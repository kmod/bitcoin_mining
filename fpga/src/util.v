==> flow/design.v <==
`timescale 1ns / 1ps
`default_nettype none
module sseg #(parameter N=18) (
		input wire clk,
		input wire [15:0] in,
		output reg [7:0] c,
		output reg [3:0] an
	);
	reg [N-1:0] ctr;  
	always @(posedge clk) begin
		ctr <= ctr + 1'b1;
	end
	wire [1:0] digit;  
	assign digit = ctr[N-1:N-2];
	reg [3:0] val;
	always @(*) begin
		an = 4'b1111;
		an[digit] = 0;
		case (digit)
			2'b00: val = in[3:0];
			2'b01: val = in[7:4];
			2'b10: val = in[11:8];
			2'b11: val = in[15:12];
		endcase
		case(val)
			4'b0000: c = 8'b11000000;
			4'b0001: c = 8'b11111001;
			4'b0010: c = 8'b10100100;
			4'b0011: c = 8'b10110000;
			4'b0100: c = 8'b10011001;
			4'b0101: c = 8'b10010010;
			4'b0110: c = 8'b10000010;
			4'b0111: c = 8'b11111000;
			4'b1000: c = 8'b10000000;
			4'b1001: c = 8'b10010000;
			4'b1010: c = 8'b10001000;
			4'b1011: c = 8'b10000011;
			4'b1100: c = 8'b10100111;
			4'b1101: c = 8'b10100001;
			4'b1110: c = 8'b10000110;
			4'b1111: c = 8'b10001110;
			default: c = 8'b10110110;
		endcase
	end
endmodule
module debounce #(parameter B=16) (
		input wire clk,
		input wire in,
		output reg out
	);
	reg prev;
	reg [B:0] ctr;
	reg _o;  
	always @(posedge clk) begin
		ctr <= ctr + 1'b1;
		out <= _o;
		if (ctr[B]) begin
			_o <= in;
		end
		if (in != prev) begin
			prev <= in;
			ctr <= 0;
		end
	end
endmodule
module debounce_unopt #(parameter N=100000) (
		input wire clk,
		input wire in,
		output reg out
	);
	reg prev;
	reg [16:0] ctr;
	reg _o;  
	always @(posedge clk) begin
		if (in != prev) begin
			prev <= in;
			ctr <= 0;
		end else if (ctr == N) begin
			_o <= in;
		end else begin
			ctr <= ctr + 1;
		end
		out <= _o;
	end
endmodule
module uart_transmitter #(parameter CLK_CYCLES=4167, CTR_WIDTH=16)
		(input wire clk, input wire [7:0] data, input wire req, output wire ready, output wire uart_tx);
		reg [CTR_WIDTH-1:0] ctr;
		reg [9:0] line_data = 10'b1111111111;
		reg [4:0] bits_left;
		initial begin
			ctr = 0;
			bits_left = 0;
		end;
		assign uart_tx = line_data[0];
		assign ready = (bits_left == 0);
		always @(posedge clk) begin
			ctr <= ctr + 1'b1;
			if (ctr == (CLK_CYCLES-1)) begin
				ctr <= 0;
				line_data <= {1'b1, line_data[9:1]};
				if (bits_left != 0)
					bits_left <= bits_left - 1'b1;
			end
			if (req && ready) begin
				line_data <= {1'b1, data, 1'b0};
				ctr <= 0;
				bits_left <= 4'd10;
			end
		end
endmodule
module uart_multibyte_transmitter #(parameter CLK_CYCLES=4167, CTR_WIDTH=16, MSG_LOG_WIDTH=3)
		(input wire clk, input wire [8*(2**MSG_LOG_WIDTH)-1:0] data, input wire req, output wire uart_tx);
		reg [8*(2**MSG_LOG_WIDTH)-1:0] cur_data;
		reg [MSG_LOG_WIDTH-1:0] byte_idx;
		reg busy = 1'b0;
		wire [7:0] cur_byte;
		genvar idx;
		generate
			for (idx=0; idx<8; idx=idx+1) begin: byte_sel
				assign cur_byte[idx] = cur_data[8*byte_idx+idx];
			end
		endgenerate
		wire tx_ready;
		uart_transmitter #(.CLK_CYCLES(CLK_CYCLES), .CTR_WIDTH(CTR_WIDTH)) uart_txr(.clk(clk), .data(cur_byte), .req(busy), .ready(tx_ready), .uart_tx(uart_tx));
		wire [MSG_LOG_WIDTH-1:0] next_byte_idx;
		assign next_byte_idx = byte_idx + 1'b1;
		always @(posedge clk) begin
			if (!busy && req) begin
				busy <= 1;
				cur_data <= data;
				byte_idx <= 0;
			end
			else if (busy && tx_ready) begin
				byte_idx <= next_byte_idx;
				if (next_byte_idx == 0) begin
					busy <= 0;
				end
			end
		end
endmodule
module uart_receiver #(parameter CLK_CYCLES=4178, CTR_WIDTH=16)
	(input wire clk, output reg [7:0] data, output reg received, input wire uart_rx);
		reg [CTR_WIDTH-1:0] ctr = CLK_CYCLES;
		reg [4:0] bits_left = 0;
		reg receiving = 0;
		always @(posedge clk) begin
			ctr <= ctr - 1'b1;
			received <= 0;
			if (ctr == 0) begin
				ctr <= (CLK_CYCLES-1);
				data <= {uart_rx, data[7:1]};
				bits_left <= bits_left - 1'b1;
				if (receiving && (bits_left == 1)) begin
					received <= 1;
				end
				if (bits_left == 0) begin
					receiving <= 0;
				end
			end
			if (uart_rx == 0 && !receiving) begin
				ctr <= (CLK_CYCLES-1 + CLK_CYCLES / 2);  
				bits_left <= 4'd8;
				receiving <= 1;
			end
		end
endmodule
module uart_multibyte_receiver #(parameter CLK_CYCLES=4178, CTR_WIDTH=16, MSG_LOG_WIDTH=3)
	(input wire clk, output reg [8*(2**MSG_LOG_WIDTH)-1:0] data, output reg valid, input wire ack, input wire uart_rx, output wire [7:0] led);
		reg [MSG_LOG_WIDTH-1:0] byte_idx;
		wire [MSG_LOG_WIDTH-1:0] next_byte_idx;
		assign next_byte_idx = byte_idx + 1'b1;
		reg [8*(2**MSG_LOG_WIDTH)-1:0] buffer;
		wire [8*(2**MSG_LOG_WIDTH)-1:0] next_buffer;
		assign next_buffer = {recvd_byte, buffer[8*(2**MSG_LOG_WIDTH)-1:8]};
		wire [7:0] recvd_byte;
		wire recvd_valid;
		uart_receiver #(.CLK_CYCLES(CLK_CYCLES)) uart_rvr(.clk(clk), .data(recvd_byte), .received(recvd_valid), .uart_rx(uart_rx));
		always @(posedge clk) begin
			if (ack) valid <= 1'b0;
			if (recvd_valid) begin
				buffer <= next_buffer;
				byte_idx <= next_byte_idx;
				if (next_byte_idx == 0) begin
					data <= next_buffer;
					valid <= 1'b1;
				end
			end
		end
endmodule
* From RTL to reports: uart_multibyte_transmitter
Tool output for the design above, in the order of the flow. Lines are those of the file above, counted from 1. Cell names lack the library's common part. Not given: --
Set-up: design top uart_multibyte_transmitter, clock clk, cell library sky130hd, library corner tt_025C_1v80

* Elaborated design
Source: Yosys, flattened and elaborated, memories not mapped. Widths are those after wreduce. Registers that Yosys merges into a memory's read port (data or address) are not register bits. Print and check cells do not count.
Operators by class: $add $sub $neg 10, equal/unequal tests 1, shift-type cells 8, muxes and demuxes 2, reductions and logical operators 10
Operators by type and width (number):
- variable part select 64 x 8 -> 1 bit | 7
- variable part select 64 x 7 -> 1 bit | 1
- adder 6 x 3 -> 7 bit with constant B | 4
- two-way mux 9 bit | 2
- adder 16 x 1 -> 16 bit with constant B | 1
- == test 16 x 13 -> 1 bit with constant B | 1
- adder 6 x 2 -> 7 bit with constant B | 2
- adder 6 x 1 -> 7 bit with constant B | 1
- subtractor 5 x 1 -> 5 bit with constant B | 1
- logical NOT 5 bit | 1
- nonzero test 5 bit | 1
- AND reduction 2 bit | 2
- adder 3 x 1 -> 3 bit with constant B | 1
- logical NOT 3 bit | 1
- logical AND 1 bit | 2
- nonzero test 2 bit | 1
- OR reduction 2 bit | 1
- logical NOT 1 bit | 1
Storage and ports: register bits after elaboration 98, input port bits 66

* Depth
Longest topological path by Yosys (ltp), each cell counted once; first at word level (registers and memories cut), then after technology mapping (sequential cells cut; the memories' decode and read muxes count).
Logic depth: depth after elaboration 3, ABC_AREA 0, depth in mapped cells 7

* Synthesis result
Source: synth_stat.txt of the flow (Yosys; design flattened, memories mapped). It holds for the ABC_AREA given above (unset counts as 0); a run with the other value may have another netlist. The area totals of this step are shown rounded.
Cell types:
- edfxtp_1 | number 72, total area 2.16E+03 µm²
- dfxtp_1 | number 26, total area 520.499 µm²
- mux4_2 | number 16, total area 360.346 µm²
- xnor2_1 | number 12, total area 105.101 µm²
- mux2i_1 | number 8, total area 80.077 µm²
- nand3_1 | number 16, total area 80.077 µm²
- nor2_1 | number 21, total area 78.826 µm²
- ha_1 | number 5, total area 62.56 µm²
- o21ai_0 | number 11, total area 55.053 µm²
- nor3_1 | number 7, total area 35.034 µm²
- nand2_1 | number 9, total area 33.782 µm²
- inv_1 | number 7, total area 26.275 µm²
- xor2_1 | number 3, total area 26.275 µm²
- and4bb_2 | number 2, total area 25.024 µm²
- nand4_4 | number 1, total area 21.27 µm²
- a21oi_1 | number 4, total area 20.019 µm²
- buf_2 | number 4, total area 20.019 µm²
- nand4_1 | number 3, total area 18.768 µm²
Not listed: further types 18, cells in them 26.
Synthesis totals: cell count 253, chip area (Yosys) 0.0039 mm², sequential part of the area 0.00268 mm², flip-flops 98
The figures by module come from a second, unflattened synthesis with its own total; it is not the netlist above.
Second synthesis, totals: cells (unflattened synthesis) 267, area (unflattened synthesis) 0.00415 mm²
Each row is one instance without its submodules.
Modules:
- uart_multibyte_transmitter | times used 1, cells 114, area 0.00269 mm², seq. area 0.002 mm²
- uart_transmitter | times used 1, cells 153, area 0.00146 mm², seq. area 0.000681 mm²

* Timing after synthesis
Path of least setup slack by OpenSTA after synthesis, without wires, with an ideal clock, recovery checks aside; 20% of the period is set as input and as output delay. Where synthesis merged equal registers, the netlist keeps one of their names.
Timing post-synthesis: path type input to register, start input port req, end register cur_data[0], clock period 2.95 ns, input delay 0.590 ns, library setup time 0.420 ns, time at the first pin 0.590 ns, arrival 1.950 ns, required time 2.530 ns, slack 0.580 ns, delay of the path 1.780 ns, stages 2, buffers on the path 0, synthesis period reached 2.37 ns
"delay of the path" is the arrival time less input delay plus setup time. "stages" counts driving pins, that of a launching flip-flop among them; a cell with two outputs on the path counts twice. "synthesis period reached" = period - worst setup slack (recovery checks aside). The figure is calculated, with input and output delays left at 20% of the set period. Between the ends stands the longest chain of elaborated cells between them, by number of cells; it is not shown to be the way that was timed. Of several equally long chains one is given. Each line given opens the expression or statement behind the cell; cells for indexed reads and writes are added by Yosys, which also makes memories of some case tables.
Between the ends, post-synthesis: path through nand2b_1 inv_1, cells in the longest elaborated chain 1
RTL lines, path post-synthesis:
- start: declaration | line 113 | (input wire clk, input wire [8*(2**MSG_LOG_WIDTH)-1:0] data, input wire req, output wire uart_tx);
- logical AND 1 bit | line 129 | if (!busy && req) begin
- end: assignment | line 131 | cur_data <= data;
- end: declaration | line 114 | reg [8*(2**MSG_LOG_WIDTH)-1:0] cur_data;

* Worst path after layout
Path of least setup slack in the final report of run 1 (OpenROAD, finished layout, wires in). Where an end is a register, its clock arrival counts in the times.
Timing after layout: path type register to register, start register uart_txr.ctr[0], end register uart_txr.line_data[5], clock period 1.38 ns, library setup time 0.28 ns, time at the first pin 0.35 ns, arrival 1.64 ns, required time 1.44 ns, slack -0.20 ns, stages 7, buffers on the path 1
Between the ends stands the longest chain of elaborated cells between them, by number of cells; it is not shown to be the way that was timed. Of several equally long chains one is given. At most two assigning lines are given for a register; there are more. Only ways into the end's enable, where the timed path ends, are counted here.
Between the ends, after layout: path through dfxtp_4 inv_2 ha_4 and4bb_2 nand4_1 nand2_4 buf_6, cells in the longest elaborated chain 2
RTL lines, path after layout:
- start: declaration | line 88 | reg [CTR_WIDTH-1:0] ctr;
- start: assignment | line 98 | ctr <= ctr + 1'b1;
- start: assignment | line 100 | ctr <= 0;
- == test 16 x 13 -> 1 bit | line 99 | if (ctr == (CLK_CYCLES-1)) begin
- nonzero test 2 bit
- end: assignment | line 101 | line_data <= {1'b1, line_data[9:1]};
- end: assignment | line 106 | line_data <= {1'b1, data, 1'b0};
- end: declaration | line 89 | reg [9:0] line_data = 10'b1111111111;

==> runs of uart_multibyte_transmitter <==
Measured results for uart_multibyte_transmitter: 2 stored runs of the Yosys and OpenROAD flow on sky130hd. The settings differ; the order carries no meaning. The constraints put input and output delay at 20% of the set period each and load the outputs with 0.01 pF.
"clock period achieved" means the clock period less the worst setup slack. The figure is calculated, with input and output delays left at 20% of the set period.
Measured values are rounded.

* Run 1 | settings: period_ns 1.38; CORE_UTILIZATION 26; SETUP_SLACK_MARGIN 0.4; PLACE_DENSITY_LB_ADDON 0.22; CTS_CLUSTER_SIZE 76; CTS_CLUSTER_DIAMETER 180; MIN_ROUTING_LAYER met1; CAP_MARGIN 20; CORE_MARGIN 2; SLEW_MARGIN 20 | results: worst hold slack in the final report 0.443 ns; total negative slack on setup checks -5.10 ns; area of the synthesized netlist 0.0039 mm²; worst setup slack after layout -0.198 ns; post-route utilization 41.6%; die outline area 0.016 mm²; clock period achieved 1.578 ns
* Run 2 | settings: period_ns 3.93; CORE_UTILIZATION 27; SETUP_SLACK_MARGIN 0.13; PLACE_DENSITY_LB_ADDON 0.1; CELL_PAD_IN_SITES_GLOBAL_PLACEMENT 1; CELL_PAD_IN_SITES_DETAIL_PLACEMENT 2; TNS_END_PERCENT 35; GPL_TIMING_DRIVEN 1; GPL_ROUTABILITY_DRIVEN 1; CTS_CLUSTER_SIZE 75; CAP_MARGIN 20; CORE_MARGIN 2; SLEW_MARGIN 20 | results: worst hold slack in the final report 0.477 ns; post-route utilization 36.2%; clock period achieved 2.410 ns; worst setup slack after layout 1.52 ns; area of the synthesized netlist 0.0039 mm²; total negative slack on setup checks 0.000 ns; die outline area 0.0154 mm²
